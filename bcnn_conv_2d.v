==> flow/design.v <==
`timescale 1ns / 1ps
module patch_extractor_28x28 #(
    parameter IMG_WIDTH   = 28,
    parameter IMG_HEIGHT  = 28,
    parameter KERNEL_SIZE = 3
)(
    input  wire clk,
    input  wire reset,
    input  wire pixel_in,
    input  wire valid_in,
    output reg  [KERNEL_SIZE*KERNEL_SIZE-1:0] patch_out,
    output reg  valid_out
);
    localparam PATCH_SIZE = KERNEL_SIZE*KERNEL_SIZE;
    reg [IMG_WIDTH-1:0] linebuf1;
    reg [IMG_WIDTH-1:0] linebuf2;
    integer col_count;
    integer row_count;
    reg [KERNEL_SIZE-1:0] window_row0;
    reg [KERNEL_SIZE-1:0] window_row1;
    reg [KERNEL_SIZE-1:0] window_row2;
    initial begin
        col_count = 0;
        row_count = 0;
    end
    always @(posedge clk) begin
        if (reset) begin
            linebuf1    <= 0;
            linebuf2    <= 0;
            col_count   <= 0;
            row_count   <= 0;
            window_row0 <= 0;
            window_row1 <= 0;
            window_row2 <= 0;
            patch_out   <= 0;
            valid_out   <= 0;
        end else if (valid_in) begin
            if (row_count >= 1)
                linebuf1[col_count] <= pixel_in;
            if (row_count >= 2)
                linebuf2[col_count] <= linebuf1[col_count];
            window_row0 <= {window_row0[KERNEL_SIZE-2:0], pixel_in};
            window_row1 <= {window_row1[KERNEL_SIZE-2:0], linebuf1[col_count]};
            window_row2 <= {window_row2[KERNEL_SIZE-2:0], linebuf2[col_count]};
            patch_out <= {window_row2, window_row1, window_row0};
            if (col_count == IMG_WIDTH-1) begin
                col_count <= 0;
                if (row_count != IMG_HEIGHT-1)
                    row_count <= row_count + 1;
            end else begin
                col_count <= col_count + 1;
            end
            if (row_count >= KERNEL_SIZE-1 && col_count >= KERNEL_SIZE-1)
                valid_out <= 1'b1;
            else
                valid_out <= 1'b0;
        end else begin
            valid_out <= 1'b0;
        end
    end
endmodule
`timescale 1ns / 1ps
module systolic_chain_3x3 #(
    parameter SUM_WIDTH = 4  
)(
    input  wire clk,
    input  wire reset,
    input  wire valid_in,
    input  wire [8:0] patch_bits,    
    input  wire [8:0] weight_bits,   
    output wire [SUM_WIDTH-1:0] popcount,  
    output wire valid_out
);
    wire [SUM_WIDTH-1:0] psum [0:9];
    wire [9:0] vld;
    assign psum[0] = {SUM_WIDTH{1'b0}};  
    assign vld[0]  = valid_in;
    genvar i;
    generate
        for (i = 0; i < 9; i = i + 1) begin : PE_CHAIN
            systolic_pe #(.SUM_WIDTH(SUM_WIDTH)) pe_inst (
                .clk(clk),
                .reset(reset),
                .valid_in(vld[i]),
                .in_bit(patch_bits[i]),
                .weight_bit(weight_bits[i]),
                .partial_sum_in(psum[i]),
                .partial_sum_out(psum[i+1]),
                .valid_out(vld[i+1])
            );
        end
    endgenerate
    assign popcount = psum[9];  
    assign valid_out = vld[9];  
endmodule
`timescale 1ns / 1ps
module systolic_pe #(
    parameter SUM_WIDTH = 4  
)(
    input  wire clk,
    input  wire reset,
    input  wire valid_in,           
    input  wire in_bit,             
    input  wire weight_bit,         
    input  wire [SUM_WIDTH-1:0] partial_sum_in,  
    output reg  [SUM_WIDTH-1:0] partial_sum_out, 
    output reg  valid_out           
);
    wire xnor_bit;
    assign xnor_bit = ~(in_bit ^ weight_bit);
    always @(posedge clk) begin
        if (reset) begin
            partial_sum_out <= 0;
            valid_out       <= 0;
        end else begin
            if (valid_in) begin
                partial_sum_out <= partial_sum_in + xnor_bit;  
            end
            valid_out <= valid_in;  
        end
    end
endmodule
`timescale 1ns / 1ps
module bcnn_conv3x3_layer2 #(
    parameter IMG_WIDTH   = 13,
    parameter IMG_HEIGHT  = 13,
    parameter KERNEL_SIZE = 3,
    parameter SUM_WIDTH   = 4
)(
    input  wire clk,
    input  wire reset,
    input  wire pixel_in,
    input  wire valid_in,
    input  wire [KERNEL_SIZE*KERNEL_SIZE-1:0] weight_bits,
    output wire [SUM_WIDTH-1:0] popcount,
    output wire valid_out
);
    wire [KERNEL_SIZE*KERNEL_SIZE-1:0] patch_bits;
    wire patch_valid;
    patch_extractor_28x28 #(
        .IMG_WIDTH(IMG_WIDTH),
        .IMG_HEIGHT(IMG_HEIGHT),
        .KERNEL_SIZE(KERNEL_SIZE)
    ) patch_extractor_inst (
        .clk(clk),
        .reset(reset),
        .pixel_in(pixel_in),
        .valid_in(valid_in),
        .patch_out(patch_bits),
        .valid_out(patch_valid)
    );
    systolic_chain_3x3 #(
        .SUM_WIDTH(SUM_WIDTH)
    ) systolic_chain_inst (
        .clk(clk),
        .reset(reset),
        .valid_in(patch_valid),
        .patch_bits(patch_bits),
        .weight_bits(weight_bits),
        .popcount(popcount),
        .valid_out(valid_out)
    );
endmodule
From RTL to reports: bcnn_conv3x3_layer2
Tool output for the design above, in the order of the flow.
Lines are those of the file above, counted from 1.
Library cell names are shortened.
A cell with n/a has no value.
- top module: bcnn_conv3x3_layer2
- clock: clk
- standard-cell library: sky130hd
- timing corner: tt_025C_1v80

After elaboration
Source: Yosys, flattened and elaborated. Widths are those after wreduce. Registers that Yosys merges into a memory's read port (data or address) are not register bits. Print and check cells do not count. Equal cells are merged and count once.
- flip-flop bits (word level): 151
- input bits at 13
- output and inout bits: 5
- elaborated cells: 79
- add/sub/neg operators at 11
- noted order comparisons: 3
- noted equal/unequal tests: 2
- shift-type cells: 5
- mux-type cells: 2
- bitwise logic cells: 24
- reduce/logical cells at 5
- operators with widths (operator ; number):
    1-bit by 33-bit variable shift with 13-bit output ; 2
    13-bit by 32-bit variable part select with 1-bit output ; 2
    32-bit by 2-bit adder with 32-bit output (second input constant) ; 2
    32-bit by 3-bit >= comparator with 1-bit output (second input constant) ; 2
    1-bit by 33-bit variable shift with 13-bit output (first input constant) ; 1
    32-bit negator with 33-bit output ; 1
    32-bit by 2-bit >= comparator with 1-bit output (second input constant) ; 1
    32-bit by 5-bit equality test with 1-bit output (second input constant) ; 1
    32-bit by 5-bit != test with 1-bit output (second input constant) ; 1
    32-bit two-way mux ; 1
    4-bit by 1-bit adder with 4-bit output ; 7
    13-bit AND ; 2
    13-bit bitwise OR ; 2
    13-bit inverter ; 1
    1-bit inverter ; 10
    1-bit XOR ; 9
    2-bit AND reduction ; 2
    3-bit AND reduction ; 1
    1-bit by 1-bit adder with 2-bit output ; 1
    2-bit OR reduction ; 1
    1-bit logical AND ; 1
    1-bit two-way mux ; 1

Logic depth
Yosys ltp: most cells in a row. Word level: on the elaborated netlist, between registers, memories and ports. Mapped: between sequential cells and ports; inverters and the memories' decode and read muxes count.
- noted word-level depth: 5
- ABC_AREA at 0
- depth in mapped cells: 16
- depth with buffers taken out at 11

Netlist
Yosys stat after the flow's synthesis: flattened, memories mapped to cells. It holds for the ABC_AREA given above (unset counts as 0); a run with the other value may have another netlist.
The area totals of this step are shown rounded.
- cells by type (type ; number ; area in all (um^2)):
    dfxtp_1 ; 142 ; 2.84E+03
    nor2_1 ; 124 ; 465.446
    xnor2_1 ; 50 ; 437.92
    xor2_1 ; 44 ; 385.37
    mux2i_1 ; 31 ; 310.298
    ha_1 ; 24 ; 300.288
    nand3_1 ; 50 ; 250.24
    nand2_1 ; 52 ; 195.187
    nor4_1 ; 31 ; 193.936
    clkbuf_1 ; 47 ; 176.419
    nand4_1 ; 27 ; 168.912
    mux4_2 ; 7 ; 157.651
    o41ai_1 ; 13 ; 113.859
    a211oi_1 ; 15 ; 112.608
    o211ai_1 ; 15 ; 112.608
    or3_1 ; 18 ; 112.608
    nor3_1 ; 19 ; 95.091
    a21oi_1 ; 18 ; 90.086
Not listed: further types 49, cells in them 197.
- noted cell count: 924
- mapped area at 7900 um^2
- area of sequential cells: 2800 um^2
- noted mapped flip-flops: 142
- noted buffer cells: 65
By module: a second synthesis without flattening, with its own total; a netlist apart from the flattened one above.
- cell total of the unflattened synthesis: 957
- area (unflattened synthesis): 8100 um^2
Each row is one instance without its submodules.
- by module (module ; instances ; cells ; area (um^2) ; sequential area (um^2)):
    patch_extractor_28x28 ; 1 ; 767 ; 6100 ; 2100
    systolic_pe #(SUM_WIDTH=4) ; 9 ; 21 ; 220 ; 100
    systolic_chain_3x3 #(SUM_WIDTH=4) ; 1 ; 1 ; 3.8 ; 0.0
    bcnn_conv3x3_layer2 ; 1 ; 0 ; 0.0 ; 0.0

Path before layout
Source: OpenSTA report_checks on the synthesized netlist (no wires, ideal clock, input and output delay 20% of the period each), path of least setup slack; recovery checks are left aside. Register names are those of the netlist, which keeps one name where synthesis merged equal registers.
- kind: reg2reg
- start: register patch_extractor_inst.col_count[0]
- end: register patch_extractor_inst.linebuf1[10]
- noted clock period: 5.82 ns
- library setup time: 0.135 ns
- noted time at the first pin: 0.000 ns
- data arrival time at 3.522 ns
- required time: 5.685 ns
- setup slack at 2.163 ns
- path delay at 3.657 ns
- noted driving pins on the path: 17
- buffers on the path: 5
- period reached after synthesis: 3.657 ns
"path delay" is the arrival time less input delay plus setup time.
"driving pins on the path": output pins that drive a net of the path, with the launching flip-flop's if there is one; two outputs of one cell count as two.
"period reached after synthesis" = period - worst setup slack (recovery checks aside). The figure is calculated, with input and output delays left at 20% of the set period.
The rows between start and end are the longest chain of elaborated cells between them; the timing report does not say that the signal goes this way. Where chains are equally long, one stands for them.
Each line given opens the expression or statement behind the cell; cells for indexed reads and writes are added by Yosys, which also makes memories of some case tables.
A register here has more assigning lines than the two given.
Lines with a computed index may be missing from the assigning lines.
- path through: dfxtp_1 > buf_4 > buf_1 > inv_1 > ha_1 > or3b_2 > clkbuf_1 > nor3_1 > xnor2_1 > a211oi_1 > a22oi_1 > a211oi_1 > nand2_1 > buf_2 > clkbuf_1 > o311ai_0 > o41ai_1
- cells in the longest elaborated chain at 5
- elaborated cells on any way between the ends: 6
- classes of those cells: add/sub: 1; shift: 2; logic: 3
- ends and longest elaborated chain, after synthesis (element ; line ; source):
    from (decl) ; 17 ; integer col_count;
    from (assign) ; 30 ; col_count   <= 0;
    from (assign) ; 51 ; col_count <= col_count + 1;
    32-bit negator with 33-bit output ; 39 ; linebuf1[col_count] <= pixel_in;
    1-bit by 33-bit variable shift with 13-bit output ; 39 ;
    13-bit inverter ; 39 ;
    13-bit AND ; 39 ;
    13-bit bitwise OR ; 39 ;
    to (assign) ; 28 ; linebuf1    <= 0;
    to (decl) ; 15 ; reg [IMG_WIDTH-1:0] linebuf1;

Path in the finished layout
From the final timing report of run 2: the path of least setup slack in the routed layout; clock arrival at registers is part of the times.
- kind: reg2reg
- start: register patch_extractor_inst.col_count[0]
- end: register patch_extractor_inst.linebuf2[7]
- noted clock period: 4.75 ns
- library setup time: 0.09 ns
- noted time at the first pin: 0.41 ns
- data arrival time at 3.71 ns
- required time: 5.08 ns
- setup slack at 1.37 ns
- noted driving pins on the path: 11
- buffers on the path: 1
The rows between start and end are the longest chain of elaborated cells between them; the timing report does not say that the signal goes this way. Where chains are equally long, one stands for them.
A register here has more assigning lines than the two given.
Lines with a computed index may be missing from the assigning lines.
- path through: dfxtp_1 > or4_4 > o21a_1 > or2_4 > a311o_1 > a31oi_1 > o211a_2 > nand4_2 > buf_4 > or4b_1 > o31ai_1
- cells in the longest elaborated chain at 5
- elaborated cells on any way between the ends: 7
- classes of those cells: add/sub: 1; shift: 3; logic: 3
- ends and longest elaborated chain, post-layout (element ; line ; source):
    from (decl) ; 17 ; integer col_count;
    from (assign) ; 30 ; col_count   <= 0;
    from (assign) ; 51 ; col_count <= col_count + 1;
    32-bit negator with 33-bit output ; 41 ; linebuf2[col_count] <= linebuf1[col_count];
    1-bit by 33-bit variable shift with 13-bit output ; 41 ;
    13-bit inverter ; 41 ;
    13-bit AND ; 41 ;
    13-bit bitwise OR ; 41 ;
    to (assign) ; 29 ; linebuf2    <= 0;
    to (decl) ; 16 ; reg [IMG_WIDTH-1:0] linebuf2;

Subject: bcnn_conv3x3_layer2 on sky130hd, stored results

Hello all,

Module bcnn_conv3x3_layer2, platform sky130hd: 2 stored runs of the flow (Yosys, OpenROAD) with differing settings, in no particular order. Input and output delays are each 20% of the period that was set; the output load is 0.01 pF.
"period achieved": clock period set for the run, less the worst setup slack. It is reckoned from that one timing run; input and output delays stay at 20% of the period that was set.
"time used up by the worst setup path" means the part of the period allowed to the worst setup path (the constraints hold back 20% at inputs and 20% at outputs) less its slack; where the path has registers, the arrival times of their clocks count too.
"total design power": no workload was simulated; the value follows from the tool's default switching activity.
Results are given in rounded form.

Run 1
Settings were period_ns = 2.98; CORE_UTILIZATION = 44; PLACE_DENSITY = 0.67; HOLD_SLACK_MARGIN = -0.03; CELL_PAD_IN_SITES_DETAIL_PLACEMENT = 1; CTS_CLUSTER_SIZE = 86; CTS_CLUSTER_DIAMETER = 33; CAP_MARGIN = 10; SLEW_MARGIN = 15; MIN_ROUTING_LAYER = met2; MAX_ROUTING_LAYER = met4; CORE_MARGIN = 2
- did not finish, routing stopped with GRT-0232

Run 2
Settings were period_ns = 4.75; CORE_UTILIZATION = 27; SETUP_SLACK_MARGIN = 1.23; PLACE_DENSITY_LB_ADDON = 0.0; CORE_ASPECT_RATIO = 1.42; CORE_MARGIN = 8; GPL_ROUTABILITY_DRIVEN = 1; CTS_CLUSTER_DIAMETER = 356; CAP_MARGIN = 20; SLEW_MARGIN = 20
- noted the standard-cell area after layout: 9300 um^2
- period achieved at 3.377 ns
- noted the lowest hold slack: 0.48 ns
- noted the worst setup slack after layout: 1.4 ns
- total negative setup slack at 0.000 ns
- noted the final utilization: 33%
- time used up by the worst setup path at 3.38 ns
- critical path type: reg2reg
- noted the synthesized cell area: 7900 um^2
- die footprint at 35000 um^2
- total design power: 3000 µW

Thanks
