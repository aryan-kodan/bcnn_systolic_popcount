==> flow/design.v <==
`timescale 1ns / 1ps
module maxpool2x2_bin #(
    parameter IN_WIDTH  = 26,
    parameter IN_HEIGHT = 26
)(
    input  wire clk,
    input  wire reset,
    input  wire valid_in,
    input  wire pixel_in,
    output reg  pixel_out,
    output reg  valid_out
);
    reg linebuf [0:IN_WIDTH-1];
    integer row_count;
    integer col_count;
    reg top_left, top_right, bottom_left, bottom_right;
    integer i;
    always @(posedge clk) begin
        if (reset) begin
            row_count  <= 0;
            col_count  <= 0;
            pixel_out  <= 0;
            valid_out  <= 0;
            for (i = 0; i < IN_WIDTH; i=i+1)
                linebuf[i] <= 0;
        end else if (valid_in) begin
            top_left     <= linebuf[col_count];
            top_right    <= linebuf[col_count+1];
            bottom_left  <= pixel_in;
            bottom_right <= pixel_in;
            linebuf[col_count] <= pixel_in;
            if ((row_count % 2 == 1) && (col_count % 2 == 1)) begin
                pixel_out <= top_left | top_right | bottom_left | bottom_right;
                valid_out <= 1'b1;
            end else begin
                valid_out <= 0;
            end
            if (col_count == IN_WIDTH-1) begin
                col_count <= 0;
                row_count <= row_count + 1;
            end else begin
                col_count <= col_count + 1;
            end
        end else begin
            valid_out <= 0;
        end
    end
endmodule
* From RTL to reports: maxpool2x2_bin
The steps from the RTL of maxpool2x2_bin to its reports follow in flow order.
Line numbers count from 1 in the design file above.
Operators: Yosys type, input widths -> output width; for muxes data width and select width s.
The mark - stands for no value.
- Design top :: maxpool2x2_bin
- Clock :: clk
- Library :: sky130hd
- Timing corner :: tt_025C_1v80

* Word-level counts
Source: Yosys, flattened and elaborated, memories not mapped. Widths are those after wreduce. Registers that Yosys merges into a memory's read port (data or address) are not register bits. Print and check cells do not count. Equal cells are merged and count once.
Yosys's memory passes give these memory sizes; they may raise the number of words (mostly to a power of two), join words into wider ones and drop unused or constant bits.
- Input bits :: 4
- Memory bits (writable) :: 32
- Register bits :: 67
- Cells after elaboration :: 32
- Memories :: 1
- Eq/ne operators :: 3
- Reduce/logical cells :: 5
- Add/subtract/negate cells :: 2
- Bitwise operators :: 7
- Mux-type cells :: 9
** Memories
- linebuf :: depth 32, width 1, RTL line 13 : reg linebuf [0:IN_WIDTH-1];
** Operator list (number)
- $add 32x2->32 const B :: 2
- $eq 32x6->1 const B :: 1
- $mux 32 :: 1
- $mux 5 :: 2
- $reduce_and 2->1 :: 3
- $mux 1 :: 6
- $eq 2x2->1 const B :: 2
- $or 1x1->1 :: 3
- $and 1x1->1 :: 2
- $not 1->1 :: 2
- $reduce_or 2->1 :: 1
- $logic_and 1x1->1 :: 1

* Longest topological paths
Depth = most cells in a row (Yosys ltp): at word level without a register or memory, in the mapped netlist without a sequential cell, where the memories' decode and read muxes count.
- Word-level depth :: 4
- ABC_AREA :: 0
- Gate-level depth with buffers :: 10

* Netlist
The flow's flattened synthesis, as Yosys stat reports it; memories are mapped. The netlist is that of the ABC_AREA named above (0 if unset); the other value can give another one.
- Buffer cells :: 37
- Cell count :: 556
- Mapped flip-flops :: 101
- Cell area after synthesis :: 0.0053864 mm^2
** Cell types
- sky130_fd_sc_hd__dfxtp_1 :: number 66, area in all 1.32E+03 um^2
- sky130_fd_sc_hd__edfxtp_1 :: number 35, area in all 1.05E+03 um^2
- sky130_fd_sc_hd__mux4_2 :: number 18, area in all 405.389 um^2
- sky130_fd_sc_hd__nor2_1 :: number 84, area in all 315.302 um^2
- sky130_fd_sc_hd__xnor2_1 :: number 28, area in all 245.235 um^2
- sky130_fd_sc_hd__o21bai_1 :: number 26, area in all 195.187 um^2
- sky130_fd_sc_hd__nand3_1 :: number 25, area in all 125.12 um^2
- sky130_fd_sc_hd__and4_1 :: number 14, area in all 122.618 um^2
- sky130_fd_sc_hd__a21oi_1 :: number 24, area in all 120.115 um^2
- sky130_fd_sc_hd__nand4_1 :: number 19, area in all 118.864 um^2
- sky130_fd_sc_hd__nor4_1 :: number 18, area in all 112.608 um^2
- sky130_fd_sc_hd__clkbuf_1 :: number 28, area in all 105.101 um^2
- sky130_fd_sc_hd__or4_1 :: number 14, area in all 105.101 um^2
- sky130_fd_sc_hd__nand2_1 :: number 27, area in all 101.347 um^2
- sky130_fd_sc_hd__o31ai_1 :: number 11, area in all 82.579 um^2
- sky130_fd_sc_hd__xor2_1 :: number 8, area in all 70.067 um^2
- sky130_fd_sc_hd__mux2_2 :: number 6, area in all 67.565 um^2
- sky130_fd_sc_hd__inv_1 :: number 17, area in all 63.811 um^2
Other cell types: 28; their cells: 88.

* Path before layout
OpenSTA on the mapped netlist: ideal clock, no wires. The path of least setup slack (recovery checks aside). Input and output delay are each 20% of the period. Register names are those of the netlist, which keeps one name where synthesis merged equal registers.
- Path kind :: register to register
- Start :: register col_count[0]
- End :: register top_right
- Setup time :: 0.260 ns
- Path slack :: 0.358 ns
- Delay of the path :: 3.233 ns
- Clock period :: 3.59 ns
- Data required time :: 3.330 ns
- Time at the first pin :: 0.000 ns
- Data arrival time :: 2.973 ns
- Stages :: 8
- Buffers on the path :: 2
- Synthesis period reached :: 3.232 ns
"delay of the path" is the arrival time less input delay plus setup time.
"stages" counts driving pins, that of a launching flip-flop among them; a cell with two outputs on the path counts twice.
"synthesis period reached" is the clock period less the worst setup slack; recovery checks do not enter. This is arithmetic on one report: input and output delays are still those of the set period (20% each).
Between the ends stands the longest chain of elaborated cells between them, by number of cells; it is not shown to be the way that was timed. Of several equally long chains one is given.
A line is the first line of the expression or statement that the cell stems from. Yosys adds cells for indexed reads and writes and turns some case tables into memories.
A register here has more assigning lines than the two given.
- Cell sequence :: sky130_fd_sc_hd__dfxtp_1 sky130_fd_sc_hd__buf_1 sky130_fd_sc_hd__inv_1 sky130_fd_sc_hd__ha_1 sky130_fd_sc_hd__clkbuf_1 sky130_fd_sc_hd__mux4_2 sky130_fd_sc_hd__mux4_2 sky130_fd_sc_hd__mux2_2
- Length of the longest elaborated chain :: 1
** RTL lines, path after synthesis
- start, declared :: RTL line 15 : integer col_count;
- start, assigned :: RTL line 21 : col_count  <= 0;
- start, assigned :: RTL line 42 : col_count <= col_count + 1;
- $add 32x2->32 :: RTL line 28 : top_right    <= linebuf[col_count+1];
- end, declared :: RTL line 16 : reg top_left, top_right, bottom_left, bottom_right;

* Path in the finished layout
From the final timing report of stored run 1: the path of least setup slack in the routed layout; clock arrival at registers is part of the times.
- Path kind :: register to register
- Start :: register col_count[0]
- End :: register top_right
- Data arrival time :: 2.56 ns
- Time at the first pin :: 0.35 ns
- Buffers on the path :: 1
- Stages :: 7
- Path slack :: 0.08 ns
- Setup time :: 0.25 ns
- Clock period :: 2.53 ns
- Data required time :: 2.64 ns
Between the ends stands the longest chain of elaborated cells between them, by number of cells; it is not shown to be the way that was timed. Of several equally long chains one is given.
A register here has more assigning lines than the two given.
- Cell sequence :: sky130_fd_sc_hd__dfxtp_4 sky130_fd_sc_hd__inv_2 sky130_fd_sc_hd__ha_1 sky130_fd_sc_hd__buf_6 sky130_fd_sc_hd__mux4_2 sky130_fd_sc_hd__mux4_2 sky130_fd_sc_hd__mux2_2
- Length of the longest elaborated chain :: 1
** RTL lines, path after layout
- start, declared :: RTL line 15 : integer col_count;
- start, assigned :: RTL line 21 : col_count  <= 0;
- start, assigned :: RTL line 42 : col_count <= col_count + 1;
- $add 32x2->32 :: RTL line 28 : top_right    <= linebuf[col_count+1];
- end, declared :: RTL line 16 : reg top_left, top_right, bottom_left, bottom_right;

# Flow runs of maxpool2x2_bin

maxpool2x2_bin through Yosys and OpenROAD on sky130hd: 2 stored runs, unordered, with their settings and measured results. The constraints put input and output delay at 20% of the set period each and load the outputs with 0.01 pF.
"period reached" is the run's clock period less its worst setup slack. It is reckoned from that one timing run; input and output delays stay at 20% of the period that was set.
"time of the worst setup path": the worst setup path's part of the clock period (all of it between registers, 20% less for each end at a port) less its slack. A launch clock that arrives late makes it longer, a capture clock that arrives late makes it shorter.
"total power of the final layout" rests on the timing tool's default activity at the inputs, not on a simulated workload.

** Stored run 1
- Settings :: period_ns=2.53; CORE_UTILIZATION=43; SETUP_SLACK_MARGIN=0.06; PLACE_DENSITY=0.46; CORE_ASPECT_RATIO=0.8; CELL_PAD_IN_SITES_GLOBAL_PLACEMENT=2; GPL_ROUTABILITY_DRIVEN=1; CTS_CLUSTER_DIAMETER=151; CAP_MARGIN=25; MIN_ROUTING_LAYER=met1; MAX_ROUTING_LAYER=met5; CORE_MARGIN=2; SLEW_MARGIN=20
- Cell area after synthesis :: 0.0053864 mm^2
- Full die area :: 0.0134431 mm^2
- Std-cell area (final layout) :: 0.0061146 mm^2
- Utilization :: 0.501
- Setup slack of the critical path :: 0.075 ns
- Post-route setup TNS :: 0.000 ns
- Post-route worst hold slack :: 0.484 ns
- Total power of the final layout :: 3.367 mW
- Period reached :: 2.455 ns
- Time of the worst setup path :: 2.45 ns
- Critical path type :: register to register

** Stored run 2
- Settings :: period_ns=6.36; CORE_UTILIZATION=31; SETUP_SLACK_MARGIN=1.74; CELL_PAD_IN_SITES_DETAIL_PLACEMENT=0; ABC_AREA=1; GPL_TIMING_DRIVEN=1; CAP_MARGIN=35; SLEW_MARGIN=0; MIN_ROUTING_LAYER=met1; MAX_ROUTING_LAYER=met5; CORE_MARGIN=2
- Cell area after synthesis :: 0.006256 mm^2
- Full die area :: 0.0213335 mm^2
- Std-cell area (final layout) :: 0.006824 mm^2
- Utilization :: 0.347
- Setup slack of the critical path :: 3.006 ns
- Post-route setup TNS :: 0.000 ns
- Post-route worst hold slack :: 0.449 ns
- Total power of the final layout :: 1.406 mW
- Period reached :: 3.354 ns
- Time of the worst setup path :: 2.08 ns
- Critical path type :: input to register
